==> flow/design.v <==
module smc(
  input QCLK, QRESET, QWRITE, QSEL,
  input [6:0] QADDR,  
  input [15:0] QDATAIN,
  output [15:0] QDATAOUT,
  output [11:0] MNM, MNP); 
  reg [15:0] mcper, mcper_d;	 
  reg [7:0] mcctl1, mcctl1_d;	 
  reg [7:0] mcctl0, mcctl0_d;	 
  reg [7:0] mccc3, mccc3_d;	 
  reg [7:0] mccc2, mccc2_d;	 
  reg [7:0] mccc1, mccc1_d;	 
  reg [7:0] mccc0, mccc0_d;	 
  reg [7:0] mccc7, mccc7_d;	 
  reg [7:0] mccc6, mccc6_d;	 
  reg [7:0] mccc5, mccc5_d;	 
  reg [7:0] mccc4, mccc4_d;	 
  reg [7:0] mccc11, mccc11_d;	 
  reg [7:0] mccc10, mccc10_d;	 
  reg [7:0] mccc9, mccc9_d;	 
  reg [7:0] mccc8, mccc8_d;	 
  reg [15:0] mcdc1, mcdc1_d;	 
  reg [15:0] mcdc0, mcdc0_d;	 
  reg [15:0] mcdc3, mcdc3_d;	 
  reg [15:0] mcdc2, mcdc2_d;	 
  reg [15:0] mcdc5, mcdc5_d;	 
  reg [15:0] mcdc4, mcdc4_d;	 
  reg [15:0] mcdc7, mcdc7_d;	 
  reg [15:0] mcdc6, mcdc6_d;	 
  reg [15:0] mcdc9, mcdc9_d;	 
  reg [15:0] mcdc8, mcdc8_d;	 
  reg [15:0] mcdc11, mcdc11_d;	 
  reg [15:0] mcdc10, mcdc10_d;	 
  reg [15:0] dataout, dataout_d; 
  assign QDATAOUT = dataout;
  always @ (*) begin
    mcper_d	= mcper;
    mcctl1_d	= mcctl1;	
    mcctl0_d	= mcctl0;	
    mccc3_d	= mccc3;	
    mccc2_d	= mccc2;	
    mccc1_d	= mccc1;	
    mccc0_d	= mccc0;	
    mccc7_d	= mccc7;	
    mccc6_d	= mccc6;	
    mccc5_d	= mccc5;	
    mccc4_d	= mccc4;	
    mccc11_d	= mccc11;	
    mccc10_d	= mccc10;	
    mccc9_d	= mccc9;	
    mccc8_d	= mccc8;	
    mcdc1_d	= mcdc1;
    mcdc0_d	= mcdc0;
    mcdc3_d	= mcdc3;
    mcdc2_d	= mcdc2;
    mcdc5_d	= mcdc5;
    mcdc4_d	= mcdc4;
    mcdc7_d	= mcdc7;
    mcdc6_d	= mcdc6;
    mcdc9_d	= mcdc9;
    mcdc8_d	= mcdc8;
    mcdc11_d	= mcdc11;	
    mcdc10_d	= mcdc10;	
    dataout_d	= dataout;	
    if (QSEL && QWRITE) begin
      case (QADDR)
        7'h0	: mcper_d 	= QDATAIN;
        7'h2	: mcctl1_d	= QDATAIN;
        7'h3	: mcctl0_d	= QDATAIN;
        7'h10	: mccc3_d 	= QDATAIN;
        7'h11	: mccc2_d 	= QDATAIN;
        7'h12	: mccc1_d 	= QDATAIN;
        7'h13	: mccc0_d 	= QDATAIN;
        7'h14	: mccc7_d 	= QDATAIN;
        7'h15	: mccc6_d 	= QDATAIN;
        7'h16	: mccc5_d 	= QDATAIN;
        7'h17	: mccc4_d 	= QDATAIN;
        7'h18	: mccc11_d	= QDATAIN;
        7'h19	: mccc10_d	= QDATAIN;
        7'h1A	: mccc9_d 	= QDATAIN;
        7'h1B	: mccc8_d 	= QDATAIN;
        7'h20	: mcdc1_d 	= QDATAIN;
        7'h22	: mcdc0_d 	= QDATAIN;
        7'h24	: mcdc3_d 	= QDATAIN;
        7'h26	: mcdc2_d 	= QDATAIN;
        7'h28	: mcdc5_d 	= QDATAIN;
        7'h2A	: mcdc4_d 	= QDATAIN;
        7'h2C	: mcdc7_d 	= QDATAIN;
        7'h2E	: mcdc6_d 	= QDATAIN;
        7'h30	: mcdc9_d 	= QDATAIN;
        7'h32	: mcdc8_d 	= QDATAIN;
        7'h34	: mcdc11_d	= QDATAIN;
        7'h36	: mcdc10_d	= QDATAIN;
      endcase
    end
    if (QSEL && !QWRITE)begin
      case (QADDR)
        7'h0	: dataout_d	= mcper;
        7'h2	: dataout_d	= mcctl1;
        7'h3	: dataout_d	= mcctl0;
        7'h10	: dataout_d	= mccc3;
        7'h11	: dataout_d	= mccc2;
        7'h12	: dataout_d	= mccc1;
        7'h13	: dataout_d	= mccc0;
        7'h14	: dataout_d	= mccc7;
        7'h15	: dataout_d	= mccc6;
        7'h16	: dataout_d	= mccc5;
        7'h17	: dataout_d	= mccc4;
        7'h18	: dataout_d	= mccc11;
        7'h19	: dataout_d	= mccc10;
        7'h1A	: dataout_d	= mccc9;
        7'h1B	: dataout_d	= mccc8;
        7'h20	: dataout_d	= mcdc1;
        7'h22	: dataout_d	= mcdc0;
        7'h24	: dataout_d	= mcdc3;
        7'h26	: dataout_d	= mcdc2;
        7'h28	: dataout_d	= mcdc5;
        7'h2A	: dataout_d	= mcdc4;
        7'h2C	: dataout_d	= mcdc7;
        7'h2E	: dataout_d	= mcdc6;
        7'h30	: dataout_d	= mcdc9;
        7'h32	: dataout_d	= mcdc8;
        7'h34	: dataout_d	= mcdc11;
        7'h36	: dataout_d	= mcdc10;
      endcase
    end
  end
  always @ (posedge QCLK or posedge QRESET) begin
    if (QRESET) begin      
      mcper	<= 0;
      mcctl1	<= 0;
      mcctl0	<= 0;
      mccc3 	<= 0;
      mccc2 	<= 0;
      mccc1 	<= 0;
      mccc0 	<= 0;
      mccc7 	<= 0;
      mccc6 	<= 0;
      mccc5 	<= 0;
      mccc4 	<= 0;
      mccc11	<= 0;
      mccc10	<= 0;
      mccc9 	<= 0;
      mccc8 	<= 0;
      mcdc1	<= 0;
      mcdc0	<= 0;
      mcdc3	<= 0;
      mcdc2	<= 0;
      mcdc5	<= 0;
      mcdc4	<= 0;
      mcdc7	<= 0;
      mcdc6	<= 0;
      mcdc9	<= 0;
      mcdc8	<= 0;
      mcdc11	<= 0;
      mcdc10	<= 0;
      dataout	<= 0;
    end
    else begin
      mcper	<= #1 mcper_d;
      mcctl1	<= #1 mcctl1_d;
      mcctl0	<= #1 mcctl0_d;
      mccc3	<= #1 mccc3_d;
      mccc2	<= #1 mccc2_d;
      mccc1	<= #1 mccc1_d;
      mccc0	<= #1 mccc0_d;
      mccc7	<= #1 mccc7_d;
      mccc6	<= #1 mccc6_d;
      mccc5	<= #1 mccc5_d;
      mccc4	<= #1 mccc4_d;
      mccc11	<= #1 mccc11_d;
      mccc10	<= #1 mccc10_d;
      mccc9	<= #1 mccc9_d;
      mccc8	<= #1 mccc8_d;
      mcdc1	<= #1 mcdc1_d;
      mcdc0	<= #1 mcdc0_d;
      mcdc3	<= #1 mcdc3_d;
      mcdc2	<= #1 mcdc2_d;
      mcdc5	<= #1 mcdc5_d;
      mcdc4	<= #1 mcdc4_d;
      mcdc7	<= #1 mcdc7_d;
      mcdc6	<= #1 mcdc6_d;
      mcdc9	<= #1 mcdc9_d;
      mcdc8	<= #1 mcdc8_d;
      mcdc11	<= #1 mcdc11_d;
      mcdc10	<= #1 mcdc10_d;
      dataout	<= #1 dataout_d;
    end
  end
endmodule
# Reports on smc
# Tool output for the design above, in the order of the flow.
# Lines are those of the file above, counted from 1.
# The mark n/a stands for no value.
dict set report setup {
  design {smc}
  clock {QCLK}
  library {sky130hd}
  pvt_corner {tt_025C_1v80}
}

# After elaboration
# Source: Yosys, flattened and elaborated, memories not mapped. Widths are those after wreduce. Registers that Yosys merges into a memory's read port (data or address) are not register bits. Print and check cells do not count. Equal cells are merged and count once.
dict set report bits {
  output_inout_bits 40
  ff_bits 336
  wordCells 88
  inputBits 27
}
dict set report op_classes {
  n_eq 26
  muxes 1
  reduce_logical 33
}
# op n
set op_table {}
lappend op_table {{case mux 16 bit (select 27 bit)} 1}
lappend op_table {{equality test 7 x 5 -> 1 bit with constant B} 12}
lappend op_table {{equality test 7 x 6 -> 1 bit with constant B} 12}
lappend op_table {{AND reduction 2 bit} 28}
lappend op_table {{nonzero test 27 bit} 1}
lappend op_table {{equality test 7 x 2 -> 1 bit with constant B} 2}
lappend op_table {{zero test 7 bit} 1}
lappend op_table {{logical AND 1 bit} 2}
lappend op_table {{zero test 1 bit} 1}

# Logic depth
# Depth = most cells in a row (Yosys ltp): at word level without a register or memory, in the mapped netlist without a sequential cell, where the memories' decode and read muxes count.
dict set report logic_depth {
  depth_word 3
  ABC_AREA 0
  depth_mapped 9
  ltp_nobuf 5
}

# Netlist
# The flow's flattened synthesis, as Yosys stat reports it; memories are mapped. The netlist is that of the ABC_AREA named above (0 if unset); the other value can give another one.
dict set report mapped {
  mapped_cells 1284
  sequential_area_um2 8408.1
  synth_area_um2 16817.4
  ffs 336
}
# cell_type n type_area_um2
set types {}
lappend types {sky130_fd_sc_hd__dfrtp_1 336 8.41E+03}
lappend types {sky130_fd_sc_hd__mux2_2 309 3.48E+03}
lappend types {sky130_fd_sc_hd__mux2i_1 49 490.47}
lappend types {sky130_fd_sc_hd__buf_4 56 420.403}
lappend types {sky130_fd_sc_hd__mux2_1 25 281.52}
lappend types {sky130_fd_sc_hd__nand3_1 50 250.24}
lappend types {sky130_fd_sc_hd__a22oi_1 25 187.68}
lappend types {sky130_fd_sc_hd__nor2_4 15 168.912}
lappend types {sky130_fd_sc_hd__a32oi_1 19 166.41}
lappend types {sky130_fd_sc_hd__mux2_4 10 150.144}
lappend types {sky130_fd_sc_hd__buf_6 13 146.39}
lappend types {sky130_fd_sc_hd__nor4b_4 6 142.637}
lappend types {sky130_fd_sc_hd__nand2_1 34 127.622}
lappend types {sky130_fd_sc_hd__clkbuf_1 26 97.594}
lappend types {sky130_fd_sc_hd__buf_2 19 95.091}
lappend types {sky130_fd_sc_hd__nor2b_1 15 93.84}
lappend types {sky130_fd_sc_hd__o211ai_1 12 90.086}
lappend types {sky130_fd_sc_hd__o2111ai_1 10 87.584}
# Not listed: further types 78, cells in them 255.

# Path before layout
# Source: OpenSTA report_checks on the synthesized netlist (no wires, ideal clock, input and output delay 20% of the period each), path of least setup slack; recovery checks are left aside. Register names are those of the netlist, which keeps one name where synthesis merged equal registers.
dict set report synth_timing {
  path_kind {input port to flip-flop}
  startpoint {input QADDR[6]}
  endpoint {register mccc1[7]}
  in_delay_ps 436
  arrival_time_ps 1906
  t_first_pin_ps 436
  delay_ps 1595
  path_slack_ps 150
  setup_time_ps 125
  n_path_buf 2
  t_required_ps 2055
  tclk_ps 2180
  path_stages 6
  period_less_setup_slack_ps 2030
}
# "delay_ps" is the arrival time less input delay plus setup time.
# "path_stages": output pins that drive a net of the path, with the launching flip-flop's if there is one; two outputs of one cell count as two.
# "period_less_setup_slack_ps" = period - worst setup slack (recovery checks aside). The figure is calculated, with input and output delays left at 20% of the set period.
# Between the ends stands the longest chain of elaborated cells between them, by number of cells; it is not shown to be the way that was timed. Of several equally long chains one is given.
# A line is the first line of the expression or statement that the cell stems from. Yosys adds cells for indexed reads and writes and turns some case tables into memories.
dict set report synth_via {
  cell_sequence {sky130_fd_sc_hd__buf_2 sky130_fd_sc_hd__buf_4 sky130_fd_sc_hd__nor3b_4 sky130_fd_sc_hd__nand2_2 sky130_fd_sc_hd__nor2_4 sky130_fd_sc_hd__mux2_2}
  elab_chain_cells 2
}
# item line
set synth_rtl {}
lappend synth_rtl {{from (decl)} 3} ;# input [6:0] QADDR,
lappend synth_rtl {{equality test 7 x 5 -> 1 bit} 66} ;# case (QADDR)
lappend synth_rtl {{AND reduction 2 bit} n/a}
lappend synth_rtl {{to (assign)} 135} ;# mccc1 <= 0;
lappend synth_rtl {{to (assign)} 165} ;# mccc1 <= #1 mccc1_d;
lappend synth_rtl {{to (decl)} 12} ;# reg [7:0] mccc1, mccc1_d;

# Path in the finished layout
# Path of least setup slack in the final report of entry B (OpenROAD, finished layout, wires in). Where an end is a register, its clock arrival counts in the times.
# The path's times are printed in steps of 10 ps; the period is the one set.
dict set report layout_timing {
  path_kind {flip-flop to flip-flop}
  startpoint {register mcdc1[9]}
  endpoint {register dataout[9]}
  path_stages 7
  t_required_ps 1950
  arrival_time_ps 2300
  t_first_pin_ps 540
  tclk_ps 1490
  n_path_buf 1
  path_slack_ps -350
  setup_time_ps 80
}
# Between the ends stands the longest chain of elaborated cells between them, by number of cells; it is not shown to be the way that was timed. Of several equally long chains one is given.
dict set report layout_via {
  cell_sequence {sky130_fd_sc_hd__dfrtp_1 sky130_fd_sc_hd__mux2i_1 sky130_fd_sc_hd__o22ai_1 sky130_fd_sc_hd__buf_4 sky130_fd_sc_hd__a222oi_1 sky130_fd_sc_hd__o2111ai_2 sky130_fd_sc_hd__o221a_1}
  elab_chain_cells 1
}
# item line
set layout_rtl {}
lappend layout_rtl {{from (decl)} 22} ;# reg [15:0] mcdc1, mcdc1_d;
lappend layout_rtl {{from (assign)} 145} ;# mcdc1 <= 0;
lappend layout_rtl {{from (assign)} 175} ;# mcdc1 <= #1 mcdc1_d;
lappend layout_rtl {{case mux 16 bit (select 27 bit)} 97} ;# case (QADDR)
lappend layout_rtl {{to (assign)} 157} ;# dataout <= 0;
lappend layout_rtl {{to (assign)} 187} ;# dataout <= #1 dataout_d;
lappend layout_rtl {{to (decl)} 34} ;# reg [15:0] dataout, dataout_d;

--- measured runs ---
Flow measurements of smc on sky130hd: 2 stored runs with different settings, listed in no order. Input and output delays are each 20% of the period that was set; the output load is 0.01 pF.
"power_total_mw" rests on the timing tool's default activity at the inputs, not on a simulated workload.

# entry A
==> flow/run.sh <==
#!/bin/bash
# the make line also repeats the synthesis and layout settings of config.mk as NAME=value (left out here)
make -C /OpenROAD-flow-scripts/flow DESIGN_CONFIG=/design/flow/config.mk WORK_HOME=/design/flow/orfs CLKGATE_MAP_FILE= finish
==> flow/config.mk <==
export PLATFORM = sky130hd
export DESIGN_NAME = smc
export DESIGN_NICKNAME = smc
export VERILOG_FILES = /design/flow/design.v
export SDC_FILE = /design/flow/constraint.sdc
export NUM_CORES = 4
export LEC_CHECK = 0
export ABC_AREA = 0
export CAP_MARGIN = 0
export CELL_PAD_IN_SITES_GLOBAL_PLACEMENT = 3
export CORE_MARGIN = 2
export CORE_UTILIZATION = 68
export CTS_CLUSTER_DIAMETER = 226
export GPL_TIMING_DRIVEN = 1
export PLACE_DENSITY_LB_ADDON = 0.26
export SLEW_MARGIN = 10
export TNS_END_PERCENT = 5
==> flow/constraint.sdc <==
create_clock -name core_clock -period 1.62 [get_ports {QCLK}]
set_input_delay 0.3240 -clock core_clock [delete_from_list [all_inputs] [get_ports {QCLK}]]
set_output_delay 0.3240 -clock core_clock [all_outputs]
set_load 0.01 [all_outputs]

==> entry A: results <==
outcome="stopped before the end: placement reported FLW-0024"

# entry B
==> flow/run.sh <==
#!/bin/bash
# the make line also repeats the synthesis and layout settings of config.mk as NAME=value (left out here)
make -C /OpenROAD-flow-scripts/flow DESIGN_CONFIG=/design/flow/config.mk WORK_HOME=/design/flow/orfs CLKGATE_MAP_FILE= finish
==> flow/config.mk <==
export PLATFORM = sky130hd
export DESIGN_NAME = smc
export DESIGN_NICKNAME = smc
export VERILOG_FILES = /design/flow/design.v
export SDC_FILE = /design/flow/constraint.sdc
export NUM_CORES = 4
export LEC_CHECK = 0
export CAP_MARGIN = 15
export CELL_PAD_IN_SITES_GLOBAL_PLACEMENT = 1
export CORE_MARGIN = 2
export CORE_UTILIZATION = 52
export CTS_CLUSTER_DIAMETER = 354
export CTS_CLUSTER_SIZE = 58
export HOLD_SLACK_MARGIN = 0.29
export MIN_ROUTING_LAYER = met1
export PLACE_DENSITY = 0.43
export SETUP_SLACK_MARGIN = 0.11
export SLEW_MARGIN = 20
==> flow/constraint.sdc <==
create_clock -name core_clock -period 1.49 [get_ports {QCLK}]
set_input_delay 0.2980 -clock core_clock [delete_from_list [all_inputs] [get_ports {QCLK}]]
set_output_delay 0.2980 -clock core_clock [all_outputs]
set_load 0.01 [all_outputs]

==> entry B: results <==
setup_ws_ps=-349
hold_worst_slack_ps=473
power_total_mw=17.537
final_cell_area_um2=23367.4
synthesis_area_um2=16817.4
design.die.area_um2=33795.3
--- end ---
